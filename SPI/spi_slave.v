==> flow/design.v <==
`timescale 1ns / 1ps
module spi_slave(
    rst     ,
    clk     ,
    ss      ,
    sck     ,
    mosi    ,
    miso    
);
input       rst     ;
input       clk     ;
input       ss      ;
input       sck     ;
input       mosi    ;
output      miso    ;
parameter   SLAVE_IDW   =  8'h64;
parameter   SLAVE_IDR   =  8'h65;
parameter       IDLE    =   3'd0;
parameter       SLAVEID =   3'd1;
parameter       WADDR   =   3'd2;
parameter       WDATA   =   3'd3;
parameter       RADDR   =   3'd4;
parameter       RDATA   =   3'd5;
parameter       DONE    =   3'd6;
reg     [2:0]   s_state;
wire            s_idle    =   (s_state == IDLE    ) ? 1'b1 : 1'b0;
wire            s_slaveid =   (s_state == SLAVEID ) ? 1'b1 : 1'b0;
wire            s_waddr   =   (s_state == WADDR   ) ? 1'b1 : 1'b0;
wire            s_wdata   =   (s_state == WDATA   ) ? 1'b1 : 1'b0;
wire            s_raddr   =   (s_state == RADDR   ) ? 1'b1 : 1'b0;
wire            s_rdata   =   (s_state == RDATA   ) ? 1'b1 : 1'b0;
wire            s_done    =   (s_state == DONE    ) ? 1'b1 : 1'b0;
reg         ss_1d, ss_2d;
wire        ss_pedge =  ss_1d & ~ss_2d;
wire        ss_nedge = ~ss_1d &  ss_2d;
always @(posedge clk or negedge rst)
    begin
        if(!rst)    begin
            ss_1d <= 1'b1;
            ss_2d <= 1'b1;
        end
        else    begin
            ss_1d <= ss;
            ss_2d <= ss_1d;
        end
    end
reg         sck_1d, sck_2d;
wire        sck_pedge =  sck_1d & ~sck_2d;
wire        sck_nedge = ~sck_1d &  sck_2d;
always @(posedge clk or negedge rst)
    begin
        if(!rst)    begin
            sck_1d <= 1'b0;
            sck_2d <= 1'b0;
        end
        else    begin
            sck_1d <= sck;
            sck_2d <= sck_1d;
        end
    end
reg         mosi_1d, mosi_2d;
always @(posedge clk or negedge rst)
    begin
        if(!rst)    begin
            mosi_1d <= 1'b0;
            mosi_2d <= 1'b0;
        end
        else    begin
            mosi_1d <= mosi;
            mosi_2d <= mosi_1d;
        end
    end    
reg     [3:0]   sid_sckn_cnt;
always @(posedge clk or negedge rst) 
begin
    if(!rst)    sid_sckn_cnt <= 4'b0;
    else        sid_sckn_cnt <= ~s_slaveid ? 4'b0 : sck_nedge ? (sid_sckn_cnt+1'b1) : sid_sckn_cnt;
end
reg     [7:0]   slave_id;
always @(posedge clk or negedge rst) 
begin
    if(!rst)    slave_id <= 8'b0;
    else    begin
            slave_id[7] <= s_idle ? 1'b0 : (s_slaveid & sck_pedge & (sid_sckn_cnt==4'd0)) ? mosi_2d : slave_id[7]; 
            slave_id[6] <= s_idle ? 1'b0 : (s_slaveid & sck_pedge & (sid_sckn_cnt==4'd1)) ? mosi_2d : slave_id[6]; 
            slave_id[5] <= s_idle ? 1'b0 : (s_slaveid & sck_pedge & (sid_sckn_cnt==4'd2)) ? mosi_2d : slave_id[5]; 
            slave_id[4] <= s_idle ? 1'b0 : (s_slaveid & sck_pedge & (sid_sckn_cnt==4'd3)) ? mosi_2d : slave_id[4]; 
            slave_id[3] <= s_idle ? 1'b0 : (s_slaveid & sck_pedge & (sid_sckn_cnt==4'd4)) ? mosi_2d : slave_id[3]; 
            slave_id[2] <= s_idle ? 1'b0 : (s_slaveid & sck_pedge & (sid_sckn_cnt==4'd5)) ? mosi_2d : slave_id[2]; 
            slave_id[1] <= s_idle ? 1'b0 : (s_slaveid & sck_pedge & (sid_sckn_cnt==4'd6)) ? mosi_2d : slave_id[1]; 
            slave_id[0] <= s_idle ? 1'b0 : (s_slaveid & sck_pedge & (sid_sckn_cnt==4'd7)) ? mosi_2d : slave_id[0]; 
    end    
end
reg     [3:0]   wa_sckn_cnt;
always @(posedge clk or negedge rst) 
begin
    if(!rst)    wa_sckn_cnt <= 4'b0;
    else        wa_sckn_cnt <= ~s_waddr ? 4'b0 : sck_nedge ? (wa_sckn_cnt+1'b1) : wa_sckn_cnt;
end
reg     [7:0]   waddr;
always @(posedge clk or negedge rst) 
begin
    if(!rst)    waddr <= 8'b0;
    else    begin
            waddr[7] <= s_idle ? 1'b0 : (s_waddr & sck_pedge & (wa_sckn_cnt==4'd0)) ? mosi_2d : waddr[7]; 
            waddr[6] <= s_idle ? 1'b0 : (s_waddr & sck_pedge & (wa_sckn_cnt==4'd1)) ? mosi_2d : waddr[6]; 
            waddr[5] <= s_idle ? 1'b0 : (s_waddr & sck_pedge & (wa_sckn_cnt==4'd2)) ? mosi_2d : waddr[5]; 
            waddr[4] <= s_idle ? 1'b0 : (s_waddr & sck_pedge & (wa_sckn_cnt==4'd3)) ? mosi_2d : waddr[4]; 
            waddr[3] <= s_idle ? 1'b0 : (s_waddr & sck_pedge & (wa_sckn_cnt==4'd4)) ? mosi_2d : waddr[3]; 
            waddr[2] <= s_idle ? 1'b0 : (s_waddr & sck_pedge & (wa_sckn_cnt==4'd5)) ? mosi_2d : waddr[2]; 
            waddr[1] <= s_idle ? 1'b0 : (s_waddr & sck_pedge & (wa_sckn_cnt==4'd6)) ? mosi_2d : waddr[1]; 
            waddr[0] <= s_idle ? 1'b0 : (s_waddr & sck_pedge & (wa_sckn_cnt==4'd7)) ? mosi_2d : waddr[0]; 
    end    
end
reg     [3:0]   wd_sckn_cnt;
always @(posedge clk or negedge rst) 
begin
    if(!rst)    wd_sckn_cnt <= 4'b0;
    else        wd_sckn_cnt <= ~s_wdata ? 4'b0 : sck_nedge ? (wd_sckn_cnt+1'b1) : wd_sckn_cnt;
end
reg     [7:0]   wdata;
always @(posedge clk or negedge rst) 
begin
    if(!rst)    wdata <= 8'b0;
    else    begin
            wdata[7] <= s_idle ? 1'b0 : (s_wdata & sck_pedge & (wd_sckn_cnt==4'd0)) ? mosi_2d : wdata[7]; 
            wdata[6] <= s_idle ? 1'b0 : (s_wdata & sck_pedge & (wd_sckn_cnt==4'd1)) ? mosi_2d : wdata[6]; 
            wdata[5] <= s_idle ? 1'b0 : (s_wdata & sck_pedge & (wd_sckn_cnt==4'd2)) ? mosi_2d : wdata[5]; 
            wdata[4] <= s_idle ? 1'b0 : (s_wdata & sck_pedge & (wd_sckn_cnt==4'd3)) ? mosi_2d : wdata[4]; 
            wdata[3] <= s_idle ? 1'b0 : (s_wdata & sck_pedge & (wd_sckn_cnt==4'd4)) ? mosi_2d : wdata[3]; 
            wdata[2] <= s_idle ? 1'b0 : (s_wdata & sck_pedge & (wd_sckn_cnt==4'd5)) ? mosi_2d : wdata[2]; 
            wdata[1] <= s_idle ? 1'b0 : (s_wdata & sck_pedge & (wd_sckn_cnt==4'd6)) ? mosi_2d : wdata[1]; 
            wdata[0] <= s_idle ? 1'b0 : (s_wdata & sck_pedge & (wd_sckn_cnt==4'd7)) ? mosi_2d : wdata[0]; 
    end    
end
reg     [3:0]   ra_sckn_cnt;
always @(posedge clk or negedge rst) 
begin
    if(!rst)    ra_sckn_cnt <= 4'b0;
    else        ra_sckn_cnt <= ~s_raddr ? 4'b0 : sck_nedge ? (ra_sckn_cnt+1'b1) : ra_sckn_cnt;
end
reg     [7:0]   raddr;
always @(posedge clk or negedge rst) 
begin
    if(!rst)    raddr <= 8'b0;
    else    begin
            raddr[7] <= s_idle ? 1'b0 : (s_raddr & sck_pedge & (ra_sckn_cnt==4'd0)) ? mosi_2d : raddr[7]; 
            raddr[6] <= s_idle ? 1'b0 : (s_raddr & sck_pedge & (ra_sckn_cnt==4'd1)) ? mosi_2d : raddr[6]; 
            raddr[5] <= s_idle ? 1'b0 : (s_raddr & sck_pedge & (ra_sckn_cnt==4'd2)) ? mosi_2d : raddr[5]; 
            raddr[4] <= s_idle ? 1'b0 : (s_raddr & sck_pedge & (ra_sckn_cnt==4'd3)) ? mosi_2d : raddr[4]; 
            raddr[3] <= s_idle ? 1'b0 : (s_raddr & sck_pedge & (ra_sckn_cnt==4'd4)) ? mosi_2d : raddr[3]; 
            raddr[2] <= s_idle ? 1'b0 : (s_raddr & sck_pedge & (ra_sckn_cnt==4'd5)) ? mosi_2d : raddr[2]; 
            raddr[1] <= s_idle ? 1'b0 : (s_raddr & sck_pedge & (ra_sckn_cnt==4'd6)) ? mosi_2d : raddr[1]; 
            raddr[0] <= s_idle ? 1'b0 : (s_raddr & sck_pedge & (ra_sckn_cnt==4'd7)) ? mosi_2d : raddr[0]; 
    end    
end
reg     [3:0]   rd_sckn_cnt;
always @(posedge clk or negedge rst) 
begin
    if(!rst)    rd_sckn_cnt <= 4'b0;
    else        rd_sckn_cnt <= ~s_rdata ? 4'b0 : sck_nedge ? (rd_sckn_cnt+1'b1) : rd_sckn_cnt;
end
reg     s_raddr_1d, s_raddr_2d;
wire    s_raddr_nedge = ~s_raddr_1d & s_raddr_2d;
always @(posedge clk or negedge rst)
begin
    if(!rst)    begin
        s_raddr_1d <= 1'b0;
        s_raddr_2d <= 1'b0;
    end
    else    begin
        s_raddr_1d <= s_raddr;
        s_raddr_2d <= s_raddr_1d;
    end
end    
reg             sck_nedge_1d;
always @(posedge clk or negedge rst)
begin
    if(!rst)    sck_nedge_1d <= 1'b0;
    else        sck_nedge_1d <= sck_nedge;
end    
reg             sck_pedge_1d;
always @(posedge clk or negedge rst)
begin
    if(!rst)    sck_pedge_1d <= 1'b0;
    else        sck_pedge_1d <= sck_pedge;
end    
reg     [7:0]   rdata;
reg             miso;
always @(posedge clk or negedge rst) 
begin
    if(!rst)    miso <= 1'b0;
    else        miso <= s_idle ? 1'b0 :
                        (sck_nedge_1d & (rd_sckn_cnt==5'd0 )) ? rdata[7] :
                        (sck_nedge_1d & (rd_sckn_cnt==5'd1 )) ? rdata[6] :
                        (sck_nedge_1d & (rd_sckn_cnt==5'd2 )) ? rdata[5] :
                        (sck_nedge_1d & (rd_sckn_cnt==5'd3 )) ? rdata[4] :
                        (sck_nedge_1d & (rd_sckn_cnt==5'd4 )) ? rdata[3] :
                        (sck_nedge_1d & (rd_sckn_cnt==5'd5 )) ? rdata[2] :
                        (sck_nedge_1d & (rd_sckn_cnt==5'd6 )) ? rdata[1] :
                        (sck_nedge_1d & (rd_sckn_cnt==5'd7 )) ? rdata[0] :  miso;
end
reg     [1:0]   done_cnt;
always @(posedge clk or negedge rst) 
begin
    if(!rst)    done_cnt <= 2'b0;
    else        done_cnt <= ~s_done ? 2'b0 : done_cnt+1'b1;
end
always @(posedge clk or negedge rst) 
begin
    if(!rst)    begin
                s_state <= 3'h0;
    end
    else        begin
                s_state <=  (s_idle     &   ss_nedge            ) ? SLAVEID :
                            (s_slaveid  &   (sid_sckn_cnt==4'd8)) ? ((slave_id==SLAVE_IDW) ? WADDR : (slave_id==SLAVE_IDR) ? RADDR : IDLE) :
                            (s_waddr    &   (wa_sckn_cnt==4'd8 )) ? WDATA   :
                            (s_wdata    &   ss_pedge            ) ? DONE    :
                            (s_raddr    &   (ra_sckn_cnt==4'd8) ) ? RDATA   :
                            (s_rdata    &   ss_pedge            ) ? DONE    :
                            (s_done     &   (done_cnt==2'd3)    ) ? IDLE    :   s_state;
    end    
end
reg     [7:0]   user_reg1, user_reg2, user_reg3, user_reg4;
always @(posedge clk or negedge rst) 
begin
    if(!rst)    begin
                user_reg1 <= 8'b0;
                user_reg2 <= 8'b0;
                user_reg3 <= 8'b0;
                user_reg4 <= 8'b0;
    end
    else        begin
                user_reg1 <= (s_done & (waddr==8'h10)) ? wdata : user_reg1;
                user_reg2 <= (s_done & (waddr==8'h11)) ? wdata : user_reg2;
                user_reg3 <= (s_done & (waddr==8'h12)) ? wdata : user_reg3;
                user_reg4 <= (s_done & (waddr==8'h13)) ? wdata : user_reg4;
    end    
end
always @(posedge clk or negedge rst) 
begin
    if(!rst)    rdata <= 16'b0;
    else        rdata <= s_idle ? 16'b0 :
                        (s_raddr & sck_pedge_1d & (ra_sckn_cnt==4'd7) & (raddr == 8'h10)) ? user_reg1 :    
                        (s_raddr & sck_pedge_1d & (ra_sckn_cnt==4'd7) & (raddr == 8'h11)) ? user_reg2 :    
                        (s_raddr & sck_pedge_1d & (ra_sckn_cnt==4'd7) & (raddr == 8'h12)) ? user_reg3 :    
                        (s_raddr & sck_pedge_1d & (ra_sckn_cnt==4'd7) & (raddr == 8'h13)) ? user_reg4 :   rdata; 
end
endmodule
From RTL to reports: spi_slave

The steps from the RTL of spi_slave to its reports follow in flow order.
Lines are those of the file above, counted from 1.
Not given: --

Design top: spi_slave
Clock: clk
Standard-cell library: sky130hd
Library corner: tt_025C_1v80

Word-level counts

Counts by Yosys on the flattened word-level netlist (proc, flatten, opt, wreduce; memories kept). Register bits leave out memories and registers merged into their read ports (data or address). Print and check cells are left out. Cells with the same type and inputs are merged into one.

Register bits: 106
Bits of input ports: 5
Output and inout bits: 1
Word-level cells: 334

Add/subtract/negate cells: 6
Equal/unequal tests: 60
Muxes and demuxes: 105
Bitwise logic cells: 69
Reduce/logical cells: 41

Operators by type and width:

| kind                                                             | count |
| 4-bit by 3-bit == test with 1-bit output with constant B         | 20 |
| 1-bit 2-to-1 mux                                                 | 80 |
| 1-bit AND                                                        | 65 |
| 2-bit nonzero test                                               | 32 |
| 8-bit by 5-bit == test with 1-bit output with constant B         | 8 |
| 4-bit by 2-bit == test with 1-bit output with constant B         | 10 |
| 4-bit 2-to-1 mux                                                 | 10 |
| 8-bit 2-to-1 mux                                                 | 5 |
| 3-bit 2-to-1 mux                                                 | 9 |
| 4-bit by 1-bit adder with 4-bit output with constant B           | 5 |
| 4-bit by 1-bit == test with 1-bit output with constant B         | 5 |
| 4-bit zero test                                                  | 5 |
| 8-bit by 7-bit == test with 1-bit output with constant B         | 2 |
| 4-bit == test with constant B                                    | 3 |
| 2-bit by 1-bit inequality test with 1-bit output with constant B | 5 |
| 3-bit == test with constant B                                    | 3 |
| 9-bit nonzero test                                               | 1 |
| 7-bit nonzero test                                               | 1 |
| 3-bit by 2-bit == test with 1-bit output with constant B         | 2 |
| 5-bit nonzero test                                               | 1 |
| 1-bit NOT                                                        | 4 |
| 3-bit by 1-bit == test with 1-bit output with constant B         | 1 |
| 3-bit zero test                                                  | 1 |
| 2-bit by 1-bit adder with 2-bit output with constant B           | 1 |
| 2-bit == test with constant B                                    | 1 |
| 2-bit 2-to-1 mux                                                 | 1 |

Logic depth

Depth = most cells in a row (Yosys ltp): at word level without a register or memory, in the mapped netlist without a sequential cell, where the memories' decode and read muxes count.

Word-level depth: 11
ABC_AREA: 0
Mapped depth: 6
Mapped depth without buffers: 6

After synthesis

The flow's flattened synthesis, as Yosys stat reports it; memories are mapped. The netlist is that of the ABC_AREA named above (0 if unset); the other value can give another one.
The area totals of this step are shown rounded.

Cells in the netlist: 487
Chip area (Yosys): 5500 um^2
Sequential part of the area: 2800 um^2
Flip-flops: 110
Buffer cells: 24

Cells by type:

| type                      | count | total area (um^2) |
| sky130_fd_sc_hd__dfrtp_1  | 107   | 2.68E+03 |
| sky130_fd_sc_hd__mux2_2   | 32    | 360.346 |
| sky130_fd_sc_hd__mux2i_1  | 32    | 320.307 |
| sky130_fd_sc_hd__ha_1     | 21    | 262.752 |
| sky130_fd_sc_hd__nor2_1   | 43    | 161.405 |
| sky130_fd_sc_hd__nand3b_1 | 20    | 150.144 |
| sky130_fd_sc_hd__xnor2_1  | 15    | 131.376 |
| sky130_fd_sc_hd__and2_1   | 16    | 100.096 |
| sky130_fd_sc_hd__nand2_1  | 25    | 93.84 |
| sky130_fd_sc_hd__nand3_1  | 18    | 90.086 |
| sky130_fd_sc_hd__inv_1    | 23    | 86.333 |
| sky130_fd_sc_hd__dfstp_2  | 3     | 78.826 |
| sky130_fd_sc_hd__clkbuf_1 | 20    | 75.072 |
| sky130_fd_sc_hd__nand2b_1 | 12    | 75.072 |
| sky130_fd_sc_hd__a221oi_1 | 8     | 70.067 |
| sky130_fd_sc_hd__a41oi_1  | 8     | 70.067 |
| sky130_fd_sc_hd__nor4bb_1 | 7     | 70.067 |
| sky130_fd_sc_hd__o31ai_1  | 8     | 60.058 |

Not listed: further types 31, cells in them 69.

Path before layout

Path of least setup slack by OpenSTA after synthesis, without wires, with an ideal clock, recovery checks aside; 20% of the period is set as input and as output delay. Where synthesis merged equal registers, the netlist keeps one of their names.

Path type: reg-to-reg
Start: register sid_sckn_cnt[0]
End: register s_state
Clock period: 2.19 ns
Library setup time: 0.065 ns
Launch time at the first pin: 0.000 ns
Arrival: 1.873 ns
Data required time: 2.125 ns
Slack: 0.252 ns
Path delay: 1.938 ns
Driving pins on the path: 7
Path buffers: 0
Period reached after synthesis: 1.938 ns

"path delay" = arrival - input delay + setup time.
"driving pins on the path": output pins that drive a net of the path, with the launching flip-flop's if there is one; two outputs of one cell count as two.
"period reached after synthesis" = period - worst setup slack (recovery checks aside). The figure is calculated, with input and output delays left at 20% of the set period.
Where an end lacks its bit number, it is one bit of the signal, or one of the new flip-flops if synthesis recoded a state register.
Between the ends stands the longest chain of elaborated cells between them, by number of cells; it is not shown to be the way that was timed. Of several equally long chains one is given.
A line is the first line of the expression or statement that the cell stems from. Yosys adds cells for indexed reads and writes and turns some case tables into memories.

Cell sequence: sky130_fd_sc_hd__dfrtp_1 > sky130_fd_sc_hd__inv_1 > sky130_fd_sc_hd__ha_1 > sky130_fd_sc_hd__and4b_1 > sky130_fd_sc_hd__or3b_2 > sky130_fd_sc_hd__nor3b_1 > sky130_fd_sc_hd__a21o_1
Cells in the longest elaborated chain: 4
Elaborated cells on any way between the ends: 5
RTL lines with such cells: 2
Classes of those cells: 1 x eq/ne; 2 x mux; 1 x logic; 1 x reduce/logical

Ends and longest elaborated chain, post-synthesis:

| what             | line | RTL |
| from (decl)      | 73   | `reg     [3:0]   sid_sckn_cnt;` |
| from (assign)    | 76   | `if(!rst)    sid_sckn_cnt <= 4'b0;` |
| from (assign)    | 77   | `else        sid_sckn_cnt <= ~s_slaveid ? 4'b0 : sck_nedge ? (sid_sckn_cnt+1'b1) : sid_sckn_cnt;` |
| 4-bit == test    | 216  | `(s_slaveid  &   (sid_sckn_cnt==4'd8)) ? ((slave_id==SLAVE_IDW) ? WADDR : (slave_id==SLAVE_IDR) ? RADDR : IDLE) ...` |
| 1-bit AND        | 216  |  |
| 3-bit 2-to-1 mux | 216  |  |
| 3-bit 2-to-1 mux | 215  | `s_state <=  (s_idle     &   ss_nedge            ) ? SLAVEID :` |
| to (assign)      | 212  | `s_state <= 3'h0;` |
| to (assign)      | 215  |  |
| to (decl)        | 25   | `reg     [2:0]   s_state;` |

Worst path after layout

From the final timing report of entry A: the path of least setup slack in the routed layout; clock arrival at registers is part of the times.

Path type: reg-to-reg
Start: register ra_sckn_cnt[1]
End: register rdata[0]
Clock period: 2.15 ns
Library setup time: 0.11 ns
Launch time at the first pin: 0.39 ns
Arrival: 2.34 ns
Data required time: 2.43 ns
Slack: 0.09 ns
Driving pins on the path: 5
Path buffers: 0

Between the ends stands the longest chain of elaborated cells between them, by number of cells; it is not shown to be the way that was timed. Of several equally long chains one is given.

Cell sequence: sky130_fd_sc_hd__dfrtp_1 > sky130_fd_sc_hd__ha_2 > sky130_fd_sc_hd__nand4bb_2 > sky130_fd_sc_hd__or4_4 > sky130_fd_sc_hd__o31ai_1
Cells in the longest elaborated chain: 8
Elaborated cells on any way between the ends: 12
Classes of those cells: 1 x eq/ne; 5 x mux; 5 x logic; 1 x reduce/logical

Ends and longest elaborated chain, after layout:

| what                                     | line | RTL |
| from (decl)                              | 136  | `reg     [3:0]   ra_sckn_cnt;` |
| from (assign)                            | 139  | `if(!rst)    ra_sckn_cnt <= 4'b0;` |
| from (assign)                            | 140  | `else        ra_sckn_cnt <= ~s_raddr ? 4'b0 : sck_nedge ? (ra_sckn_cnt+1'b1) : ra_sckn_cnt;` |
| 4-bit by 3-bit == test with 1-bit output | 247  | `(s_raddr & sck_pedge_1d & (ra_sckn_cnt==4'd7) & (raddr == 8'h13)) ? user_reg4 :   rdata;` |
| 1-bit AND x2                             | 247  |  |
| 8-bit 2-to-1 mux                         | 247  |  |
| 8-bit 2-to-1 mux                         | 246  | `(s_raddr & sck_pedge_1d & (ra_sckn_cnt==4'd7) & (raddr == 8'h12)) ? user_reg3 :` |
| 8-bit 2-to-1 mux                         | 245  | `(s_raddr & sck_pedge_1d & (ra_sckn_cnt==4'd7) & (raddr == 8'h11)) ? user_reg2 :` |
| 8-bit 2-to-1 mux                         | 244  | `(s_raddr & sck_pedge_1d & (ra_sckn_cnt==4'd7) & (raddr == 8'h10)) ? user_reg1 :` |
| 8-bit 2-to-1 mux                         | 243  | `else        rdata <= s_idle ? 16'b0 :` |
| to (assign)                              | 242  | `if(!rst)    rdata <= 16'b0;` |
| to (assign)                              | 243  |  |
| to (decl)                                | 188  | `reg     [7:0]   rdata;` |

Ticket comment

2 stored runs of spi_slave in the flow (synthesis by Yosys, layout by OpenROAD, sky130hd cells), in arbitrary order. Constraints: input delay and output delay 20% of the set period each, output load 0.01 pF.
By "reached clock period" is meant the clock period of the run minus its worst setup slack. This is arithmetic on one report: input and output delays are still those of the set period (20% each).
"critical path time": the worst setup path's part of the clock period (all of it between registers, 20% less for each end at a port) less its slack. A launch clock that arrives late makes it longer, a capture clock that arrives late makes it shorter.
Measured values are rounded.
Among the settings, n/a means not set for that run.

| setting or result                  | entry A    | entry B    |
| period_ns                          | 2.15       | 2.94       |
| CORE_UTILIZATION                   | 51         | 40         |
| PLACE_DENSITY_LB_ADDON             | 0.01       | n/a        |
| CORE_MARGIN                        | 6          | 2          |
| CELL_PAD_IN_SITES_DETAIL_PLACEMENT | 2          | n/a        |
| TNS_END_PERCENT                    | 45         | n/a        |
| ABC_AREA                           | 0          | n/a        |
| GPL_ROUTABILITY_DRIVEN             | 0          | n/a        |
| CTS_CLUSTER_DIAMETER               | 136        | n/a        |
| CAP_MARGIN                         | 0          | 20         |
| MAX_ROUTING_LAYER                  | met5       | n/a        |
| SLEW_MARGIN                        | 20         | 20         |
| worst slack on setup checks (ns)   | 0.090      | 0.75       |
| cell area after synthesis (um^2)   | 5500       | 5500       |
| critical path time (ns)            | 2.06       | 2.19       |
| critical path type                 | reg-to-reg | reg-to-reg |
| reached clock period (ns)          | 2.060      | 2.193      |
| utilization after layout           | 0.58       | 0.46       |
| area of the die (um^2)             | 13000      | 15000      |
