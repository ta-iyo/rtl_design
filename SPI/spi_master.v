==> flow/design.v <==
`timescale 1ps/1ps
module spi_master(
    rst,
    clk,
    freq,
    start_w,
    start_r,
    addr,
    wdata,
    rdata,
    done,
    ss,
    sck,
    mosi,
    miso
);
input           rst     ;
input           clk     ;
input   [9:0]   freq    ;
input           start_w ;
input           start_r ;
input   [7:0]   addr    ;
input   [7:0]   wdata   ;
output  [7:0]   rdata   ;  
output          done    ;
output          ss      ;
output          sck     ;
output          mosi    ;
input           miso    ;
parameter SLAVE_IDW =  8'h64;
parameter SLAVE_IDR =  8'h65;
reg     [1:0]   m_state;
parameter       M_IDLE  =   2'd0;
parameter       M_READY =   2'd1;
parameter       M_SEND  =   2'd2;
parameter       M_DONE  =   2'd3;
wire            s_idle  =   (m_state == M_IDLE  ) ? 1'b1 : 1'b0;
wire            s_ready =   (m_state == M_READY ) ? 1'b1 : 1'b0;
wire            s_send  =   (m_state == M_SEND  ) ? 1'b1 : 1'b0;
wire            s_done  =   (m_state == M_DONE  ) ? 1'b1 : 1'b0;
reg             startw_1d, startw_2d;
wire            startw_pedge = startw_1d & ~startw_2d;
always @(posedge clk or negedge rst)
    begin
        if(~rst)    begin
            startw_1d <= 1'b0;
            startw_2d <= 1'b0;
        end
        else    begin
            startw_1d <= start_w;
            startw_2d <= startw_1d;
        end
    end
reg             startr_1d, startr_2d;
wire            startr_pedge = startr_1d & ~startr_2d;
always @(posedge clk or negedge rst)
    begin
        if(~rst)    begin
            startr_1d <= 1'b0;
            startr_2d <= 1'b0;
        end
        else    begin
            startr_1d <= start_r;
            startr_2d <= startr_1d;
        end
    end
reg     rw_flag;
always @(posedge clk or negedge rst)
    begin
        if(~rst)    rw_flag <= 1'b0;
        else        rw_flag <= startw_pedge ? 1'b0 : startr_pedge ? 1'b1 : rw_flag;
    end
reg     [9:0]       ready_cnt;
always @(posedge clk or negedge rst)
begin
    if(~rst)        ready_cnt <= 10'b0;
    else            ready_cnt <= ~s_ready ? 10'b0 : ready_cnt+1'b1;
end
reg     [3:0]       done_cnt;
always @(posedge clk or negedge rst)
begin
    if(~rst)        done_cnt <= 4'b0;
    else            done_cnt <= ~s_done ? 4'b0 : done_cnt+1'b1;
end
reg     [9:0]       sck_cnt;
always @(posedge clk or negedge rst)
begin
    if(~rst)        sck_cnt <= 10'b0;
    else            sck_cnt <= ~s_send ? 10'b0 : (sck_cnt==freq) ? 10'b0 : sck_cnt+1'b1;
end
reg     [5:0]       sck_index;
always @(posedge clk or negedge rst)
begin
    if(~rst)        sck_index <= 6'b0;
    else            sck_index <= ~s_send ? 6'b0 : (sck_cnt==10'b0) ? sck_index+1'b1 : sck_index;
end
always @(posedge clk or negedge rst) 
begin
    if(~rst)    m_state <= M_IDLE;
    else        m_state <= (s_idle  & (startw_pedge | startr_pedge)          ) ? M_READY :
                           (s_ready & (ready_cnt==freq)                      ) ? M_SEND  :
                           (s_send  & (sck_index==6'd48) & (sck_cnt==10'b0)  ) ? M_DONE  :
                           (s_done  & (done_cnt==4'd15)                      ) ? M_IDLE  : m_state;
end
reg             ss;
always @(posedge clk or negedge rst)
begin
    if(~rst)    ss <= 1'b1;
    else        ss <= s_idle ? 1'b1 :
                        (s_ready & (ready_cnt==10'd0) ) ? 1'b0 :
                        (s_done  & (done_cnt==4'd15)  ) ? 1'b1 : ss;
end
reg             sck;
always @(posedge clk or negedge rst)
begin
    if(~rst)    sck <= 1'b0;
    else        sck <= ~s_send ? 1'b0 : ((sck_index<6'd48) && (sck_cnt==10'b0)) ? ~sck : sck;
end
reg             mosi;
always @(posedge clk or negedge rst)
begin
    if(~rst)    mosi <= 1'b0;
    else        mosi <= s_idle ? 1'b0 :
                        (s_ready & (ready_cnt==10'd10) ) ? (~rw_flag ? SLAVE_IDW[7] : SLAVE_IDR[7]) :
                        (s_send  & (sck_index==6'd1 ) & (sck_cnt==10'b0)) ? (~rw_flag ? SLAVE_IDW[6] : SLAVE_IDR[6]) :
                        (s_send  & (sck_index==6'd3 ) & (sck_cnt==10'b0)) ? (~rw_flag ? SLAVE_IDW[5] : SLAVE_IDR[5]) :
                        (s_send  & (sck_index==6'd5 ) & (sck_cnt==10'b0)) ? (~rw_flag ? SLAVE_IDW[4] : SLAVE_IDR[4]) :
                        (s_send  & (sck_index==6'd7 ) & (sck_cnt==10'b0)) ? (~rw_flag ? SLAVE_IDW[3] : SLAVE_IDR[3]) :
                        (s_send  & (sck_index==6'd9 ) & (sck_cnt==10'b0)) ? (~rw_flag ? SLAVE_IDW[2] : SLAVE_IDR[2]) :
                        (s_send  & (sck_index==6'd11) & (sck_cnt==10'b0)) ? (~rw_flag ? SLAVE_IDW[1] : SLAVE_IDR[1]) :
                        (s_send  & (sck_index==6'd13) & (sck_cnt==10'b0)) ? (~rw_flag ? SLAVE_IDW[0] : SLAVE_IDR[0]) :
                        (s_send  & (sck_index==6'd15) & (sck_cnt==10'b0)) ? addr[7] :
                        (s_send  & (sck_index==6'd17) & (sck_cnt==10'b0)) ? addr[6] :
                        (s_send  & (sck_index==6'd19) & (sck_cnt==10'b0)) ? addr[5] :
                        (s_send  & (sck_index==6'd21) & (sck_cnt==10'b0)) ? addr[4] :
                        (s_send  & (sck_index==6'd23) & (sck_cnt==10'b0)) ? addr[3] :
                        (s_send  & (sck_index==6'd25) & (sck_cnt==10'b0)) ? addr[2] :
                        (s_send  & (sck_index==6'd27) & (sck_cnt==10'b0)) ? addr[1] :
                        (s_send  & (sck_index==6'd29) & (sck_cnt==10'b0)) ? addr[0] :
                        (s_send  & (sck_index==6'd31) & (sck_cnt==10'b0)) ? (~rw_flag ? wdata[7] : 1'b0) :
                        (s_send  & (sck_index==6'd33) & (sck_cnt==10'b0)) ? (~rw_flag ? wdata[6] : 1'b0) :
                        (s_send  & (sck_index==6'd35) & (sck_cnt==10'b0)) ? (~rw_flag ? wdata[5] : 1'b0) :
                        (s_send  & (sck_index==6'd37) & (sck_cnt==10'b0)) ? (~rw_flag ? wdata[4] : 1'b0) :
                        (s_send  & (sck_index==6'd39) & (sck_cnt==10'b0)) ? (~rw_flag ? wdata[3] : 1'b0) :
                        (s_send  & (sck_index==6'd41) & (sck_cnt==10'b0)) ? (~rw_flag ? wdata[2] : 1'b0) :
                        (s_send  & (sck_index==6'd43) & (sck_cnt==10'b0)) ? (~rw_flag ? wdata[1] : 1'b0) :
                        (s_send  & (sck_index==6'd45) & (sck_cnt==10'b0)) ? (~rw_flag ? wdata[0] : 1'b0) :
                        (s_send  & (sck_index==6'd47) & (sck_cnt==10'b0)) ? 1'b0 : mosi;
end
reg     [7:0]   rdata;
always @(posedge clk or negedge rst)
begin
    if(~rst)    rdata <= 8'b0;
    else    begin
                rdata[7] <= (s_send & (sck_index==6'd32 ) & (sck_cnt==10'b0)) ? miso : rdata[7] ;
                rdata[6] <= (s_send & (sck_index==6'd34 ) & (sck_cnt==10'b0)) ? miso : rdata[6] ;
                rdata[5] <= (s_send & (sck_index==6'd36 ) & (sck_cnt==10'b0)) ? miso : rdata[5] ;
                rdata[4] <= (s_send & (sck_index==6'd38 ) & (sck_cnt==10'b0)) ? miso : rdata[4] ;
                rdata[3] <= (s_send & (sck_index==6'd40 ) & (sck_cnt==10'b0)) ? miso : rdata[3] ;
                rdata[2] <= (s_send & (sck_index==6'd42 ) & (sck_cnt==10'b0)) ? miso : rdata[2] ;
                rdata[1] <= (s_send & (sck_index==6'd44 ) & (sck_cnt==10'b0)) ? miso : rdata[1] ;
                rdata[0] <= (s_send & (sck_index==6'd46 ) & (sck_cnt==10'b0)) ? miso : rdata[0] ;
    end
end
reg             done;
always @(posedge clk or negedge rst) 
begin
    if(~rst)    done <= 1'b0;
    else        done <= (startw_pedge | startr_pedge) ? 1'b0 :
                        (s_done & (done_cnt==4'd15) ) ? 1'b1 : done;   
end
endmodule
* From RTL to reports: spi_master
The steps from the RTL of spi_master to its reports follow in flow order. Line numbers count from 1 in the design file above. Operators: Yosys type, input widths -> output width; for muxes data width and select width s. Cell names lack the library's common part. The mark - stands for no value.
Design: design top spi_master, clock port clk, standard-cell library sky130hd, library corner tt_025C_1v80

* After elaboration
Yosys after proc, flatten, opt, wreduce and memory -nomap, before mapping. Memory bits, and registers merged into a memory's read port (data or address), are not among the register bits. Print and check cells are not counted. Equal cells are merged and count once.
Cells by class: bitwise gates (word level) 77, mux-type cells 57, equality and inequality tests 42, reductions and logical operators 9, $lt $le $gt $ge 1, add/subtract/negate cells 4
Operator list (count):
- $eq 6x6->1 const B | 17
- $and 1x1->1 | 73
- $eq 6x5->1 const B | 8
- $mux 1 | 47
- $mux 10 | 3
- $reduce_bool 26->1 | 1
- $eq 6x4->1 const B | 4
- $add 10x1->10 const B | 2
- $eq 10x10->1 | 2
- $logic_not 10->1 | 2
- $eq 6x3->1 const B | 2
- $mux 6 | 2
- $eq 10x4->1 const B | 1
- $mux 2 | 4
- $add 6x1->6 const B | 1
- $eq 6x1->1 const B | 1
- $eq 6x2->1 const B | 1
- $lt 6x6->1 const B | 1
- $ne 2x1->1 const B | 2
- $eq 2x2->1 const B | 2
- $reduce_bool 2->1 | 2
- $add 4x1->4 const B | 1
- $eq 4x4->1 const B | 1
- $reduce_bool 4->1 | 1
- $mux 4 | 1
- $not 1->1 | 3
- $reduce_bool 3->1 | 1
- $eq 2x1->1 const B | 1
Not listed: further kinds 3, cells in them 3.
Storage and ports: word-level cells 212, register bits 49, input port bits 31

* Logic depth
Yosys ltp: most cells in a row. Word level: on the elaborated netlist, between registers, memories and ports. Mapped: between sequential cells and ports; inverters and the memories' decode and read muxes count.
Logic depth: depth after elaboration 30, ABC_AREA 0, gate-level depth with buffers 9, depth with buffers taken out 8

* Mapped cells and area
Source: synth_stat.txt of the flow (Yosys; design flattened, memories mapped). It holds for the ABC_AREA given above (unset counts as 0); a run with the other value may have another netlist. The area totals of this step are shown rounded.
Mapped netlist: mapped area 2900 sq um, mapped cells 294, flip-flops 51, area of sequential cells 1300 sq um
Cells by type:
- dfrtp_1 | count 49, area in all 1.23E+03 sq um
- xnor2_1 | count 34, area in all 297.786 sq um
- ha_1 | count 10, area in all 125.12 sq um
- and2_1 | count 18, area in all 112.608 sq um
- nor2_1 | count 30, area in all 112.608 sq um
- xor2_1 | count 11, area in all 96.342 sq um
- mux2_2 | count 8, area in all 90.086 sq um
- nand3_1 | count 17, area in all 85.082 sq um
- dfstp_2 | count 2, area in all 52.55 sq um
- nand2_1 | count 14, area in all 52.55 sq um
- nand4_1 | count 8, area in all 50.048 sq um
- nor2b_1 | count 7, area in all 43.792 sq um
- and3_1 | count 6, area in all 37.536 sq um
- inv_1 | count 10, area in all 37.536 sq um
- nand4b_1 | count 4, area in all 35.034 sq um
- a21boi_0 | count 4, area in all 30.029 sq um
- a21oi_1 | count 6, area in all 30.029 sq um
- clkbuf_1 | count 8, area in all 30.029 sq um
Not listed: further types 31, cells in them 48.

* Worst setup path after synthesis
Path of least setup slack by OpenSTA after synthesis, without wires, with an ideal clock, recovery checks aside; 20% of the period is set as input and as output delay. Where synthesis merged equal registers, the netlist keeps one of their names.
Timing path after synthesis: path kind register -> register, from register sck_index[1], to register mosi, launch time at the first pin 0.000 ns, period 1.84 ns, data arrival time 1.607 ns, path buffers 0, slack 0.101 ns, driving pins on the path 9, path delay 1.739 ns, synthesis period reached 1.739 ns
"path delay" = arrival - input delay + setup time. "driving pins on the path": output pins that drive a net of the path, with the launching flip-flop's if there is one; two outputs of one cell count as two. "synthesis period reached" is the clock period less the worst setup slack; recovery checks do not enter. This is arithmetic on one report: input and output delays are still those of the set period (20% each). The rows between start and end are the longest chain of elaborated cells between them; the timing report does not say that the signal goes this way. Where chains are equally long, one stands for them. Each line given opens the expression or statement behind the cell; cells for indexed reads and writes are added by Yosys, which also makes memories of some case tables.
Between the ends, after synthesis: cells stage by stage dfrtp_1 > inv_1 > ha_1 > nor2b_1 > a221o_1 > a221oi_1 > o22ai_1 > o311ai_1 > a21oi_1, length of the longest elaborated chain 29, elaborated cells between the ends (all ways) 99, RTL lines with such cells 26, those cells by class eq/ne: 24; mux: 26; logic: 48; reduce/logical: 1
RTL lines, path after synthesis:
- start, declared | RTL line 91 | reg     [5:0]       sck_index;
- start, assigned | RTL line 94 | if(~rst)        sck_index <= 6'b0;
- start, assigned | RTL line 95 | else            sck_index <= ~s_send ? 6'b0 : (sck_cnt==10'b0) ? sck_index+1'b1 : sck_index;
- $eq 6x6->1 | RTL line 148 | (s_send  & (sck_index==6'd47) & (sck_cnt==10'b0)) ? 1'b0 : mosi;
- $and 1x1->1 x2 | RTL line 148
- $mux 1 | RTL line 148
- $mux 1 | RTL line 147 | (s_send  & (sck_index==6'd45) & (sck_cnt==10'b0)) ? (~rw_flag ? wdata[0] : 1'b0) :
- $mux 1 | RTL line 146 | (s_send  & (sck_index==6'd43) & (sck_cnt==10'b0)) ? (~rw_flag ? wdata[1] : 1'b0) :
- $mux 1 | RTL line 145 | (s_send  & (sck_index==6'd41) & (sck_cnt==10'b0)) ? (~rw_flag ? wdata[2] : 1'b0) :
- $mux 1 | RTL line 144 | (s_send  & (sck_index==6'd39) & (sck_cnt==10'b0)) ? (~rw_flag ? wdata[3] : 1'b0) :
- [... 14 more ...]
- $mux 1 | RTL line 129 | (s_send  & (sck_index==6'd9 ) & (sck_cnt==10'b0)) ? (~rw_flag ? SLAVE_IDW[2] : SLAVE_IDR[2]) :
- $mux 1 | RTL line 128 | (s_send  & (sck_index==6'd7 ) & (sck_cnt==10'b0)) ? (~rw_flag ? SLAVE_IDW[3] : SLAVE_IDR[3]) :
- $mux 1 | RTL line 127 | (s_send  & (sck_index==6'd5 ) & (sck_cnt==10'b0)) ? (~rw_flag ? SLAVE_IDW[4] : SLAVE_IDR[4]) :
- $mux 1 | RTL line 126 | (s_send  & (sck_index==6'd3 ) & (sck_cnt==10'b0)) ? (~rw_flag ? SLAVE_IDW[5] : SLAVE_IDR[5]) :
- $mux 1 | RTL line 125 | (s_send  & (sck_index==6'd1 ) & (sck_cnt==10'b0)) ? (~rw_flag ? SLAVE_IDW[6] : SLAVE_IDR[6]) :
- $mux 1 | RTL line 124 | (s_ready & (ready_cnt==10'd10) ) ? (~rw_flag ? SLAVE_IDW[7] : SLAVE_IDR[7]) :
- $mux 1 | RTL line 123 | else        mosi <= s_idle ? 1'b0 :
- end, assigned | RTL line 122 | if(~rst)    mosi <= 1'b0;
- end, assigned | RTL line 123
- end, declared | RTL line 28 | output          mosi    ;

* Worst path after layout
From the final timing report of stored run 2: the path of least setup slack in the routed layout; clock arrival at registers is part of the times.
Timing path post-layout: path kind register -> register, from register sck_index[1], to register mosi, driving pins on the path 9, launch time at the first pin 0.29 ns, period 2.46 ns, data arrival time 2.19 ns, path buffers 0, slack 0.47 ns
The rows between start and end are the longest chain of elaborated cells between them; the timing report does not say that the signal goes this way. Where chains are equally long, one stands for them.
Between the ends, post-layout: cells stage by stage dfrtp_1 > inv_1 > ha_1 > nor2b_1 > a221o_1 > a221oi_1 > o22ai_1 > o311ai_1 > a21oi_1, length of the longest elaborated chain 29, elaborated cells between the ends (all ways) 99, RTL lines with such cells 26, those cells by class eq/ne: 24; mux: 26; logic: 48; reduce/logical: 1
RTL lines, path post-layout:
- start, declared | RTL line 91 | reg     [5:0]       sck_index;
- start, assigned | RTL line 94 | if(~rst)        sck_index <= 6'b0;
- start, assigned | RTL line 95 | else            sck_index <= ~s_send ? 6'b0 : (sck_cnt==10'b0) ? sck_index+1'b1 : sck_index;
- $eq 6x6->1 | RTL line 148 | (s_send  & (sck_index==6'd47) & (sck_cnt==10'b0)) ? 1'b0 : mosi;
- $and 1x1->1 x2 | RTL line 148
- $mux 1 | RTL line 148
- $mux 1 | RTL line 147 | (s_send  & (sck_index==6'd45) & (sck_cnt==10'b0)) ? (~rw_flag ? wdata[0] : 1'b0) :
- $mux 1 | RTL line 146 | (s_send  & (sck_index==6'd43) & (sck_cnt==10'b0)) ? (~rw_flag ? wdata[1] : 1'b0) :
- $mux 1 | RTL line 145 | (s_send  & (sck_index==6'd41) & (sck_cnt==10'b0)) ? (~rw_flag ? wdata[2] : 1'b0) :
- $mux 1 | RTL line 144 | (s_send  & (sck_index==6'd39) & (sck_cnt==10'b0)) ? (~rw_flag ? wdata[3] : 1'b0) :
- [... 14 more ...]
- $mux 1 | RTL line 129 | (s_send  & (sck_index==6'd9 ) & (sck_cnt==10'b0)) ? (~rw_flag ? SLAVE_IDW[2] : SLAVE_IDR[2]) :
- $mux 1 | RTL line 128 | (s_send  & (sck_index==6'd7 ) & (sck_cnt==10'b0)) ? (~rw_flag ? SLAVE_IDW[3] : SLAVE_IDR[3]) :
- $mux 1 | RTL line 127 | (s_send  & (sck_index==6'd5 ) & (sck_cnt==10'b0)) ? (~rw_flag ? SLAVE_IDW[4] : SLAVE_IDR[4]) :
- $mux 1 | RTL line 126 | (s_send  & (sck_index==6'd3 ) & (sck_cnt==10'b0)) ? (~rw_flag ? SLAVE_IDW[5] : SLAVE_IDR[5]) :
- $mux 1 | RTL line 125 | (s_send  & (sck_index==6'd1 ) & (sck_cnt==10'b0)) ? (~rw_flag ? SLAVE_IDW[6] : SLAVE_IDR[6]) :
- $mux 1 | RTL line 124 | (s_ready & (ready_cnt==10'd10) ) ? (~rw_flag ? SLAVE_IDW[7] : SLAVE_IDR[7]) :
- $mux 1 | RTL line 123 | else        mosi <= s_idle ? 1'b0 :
- end, assigned | RTL line 122 | if(~rst)    mosi <= 1'b0;
- end, assigned | RTL line 123
- end, declared | RTL line 28 | output          mosi    ;

Hand-over note for spi_master

Module spi_master, platform sky130hd: 2 stored runs of the flow (Yosys, OpenROAD) with differing settings, in no particular order. Input and output delays are each 20% of the period that was set; the output load is 0.01 pF.
"clock period reached": clock period set for the run, less the worst setup slack. It is reckoned from that one timing run; input and output delays stay at 20% of the period that was set.
"worst setup path time" = time allowed to the worst setup path (clock period - input delay - output delay, where it has them) - its slack; a late launch clock adds to it, a late capture clock takes from it.
"total power after layout" is the tool's figure for a default switching activity; nothing was simulated.
Values from the reports are rounded here.

* Stored run 1 | settings: period_ns 2.39; CORE_UTILIZATION 63; SETUP_SLACK_MARGIN -0.06; CORE_MARGIN 7; CELL_PAD_IN_SITES_GLOBAL_PLACEMENT 3; GPL_ROUTABILITY_DRIVEN 0; CTS_CLUSTER_SIZE 80; CTS_CLUSTER_DIAMETER 317; SLEW_MARGIN 15; CAP_MARGIN 20 | stopped before the end: placement reported GPL-0301
* Stored run 2 | settings: period_ns 2.46; CAP_MARGIN 20; CORE_MARGIN 2; CORE_UTILIZATION 40; SLEW_MARGIN 20 | results: standard-cell area after layout 3,600 sq um; mapped cell area after synthesis 2,900 sq um; setup TNS 0.000 ns; clock period reached 1.993 ns; smallest setup slack 0.47 ns; utilization 50 %; total power after layout 2.2 mW; die size 8,000 sq um; worst setup path time 1.99 ns; type of the worst setup path register -> register

End of note.
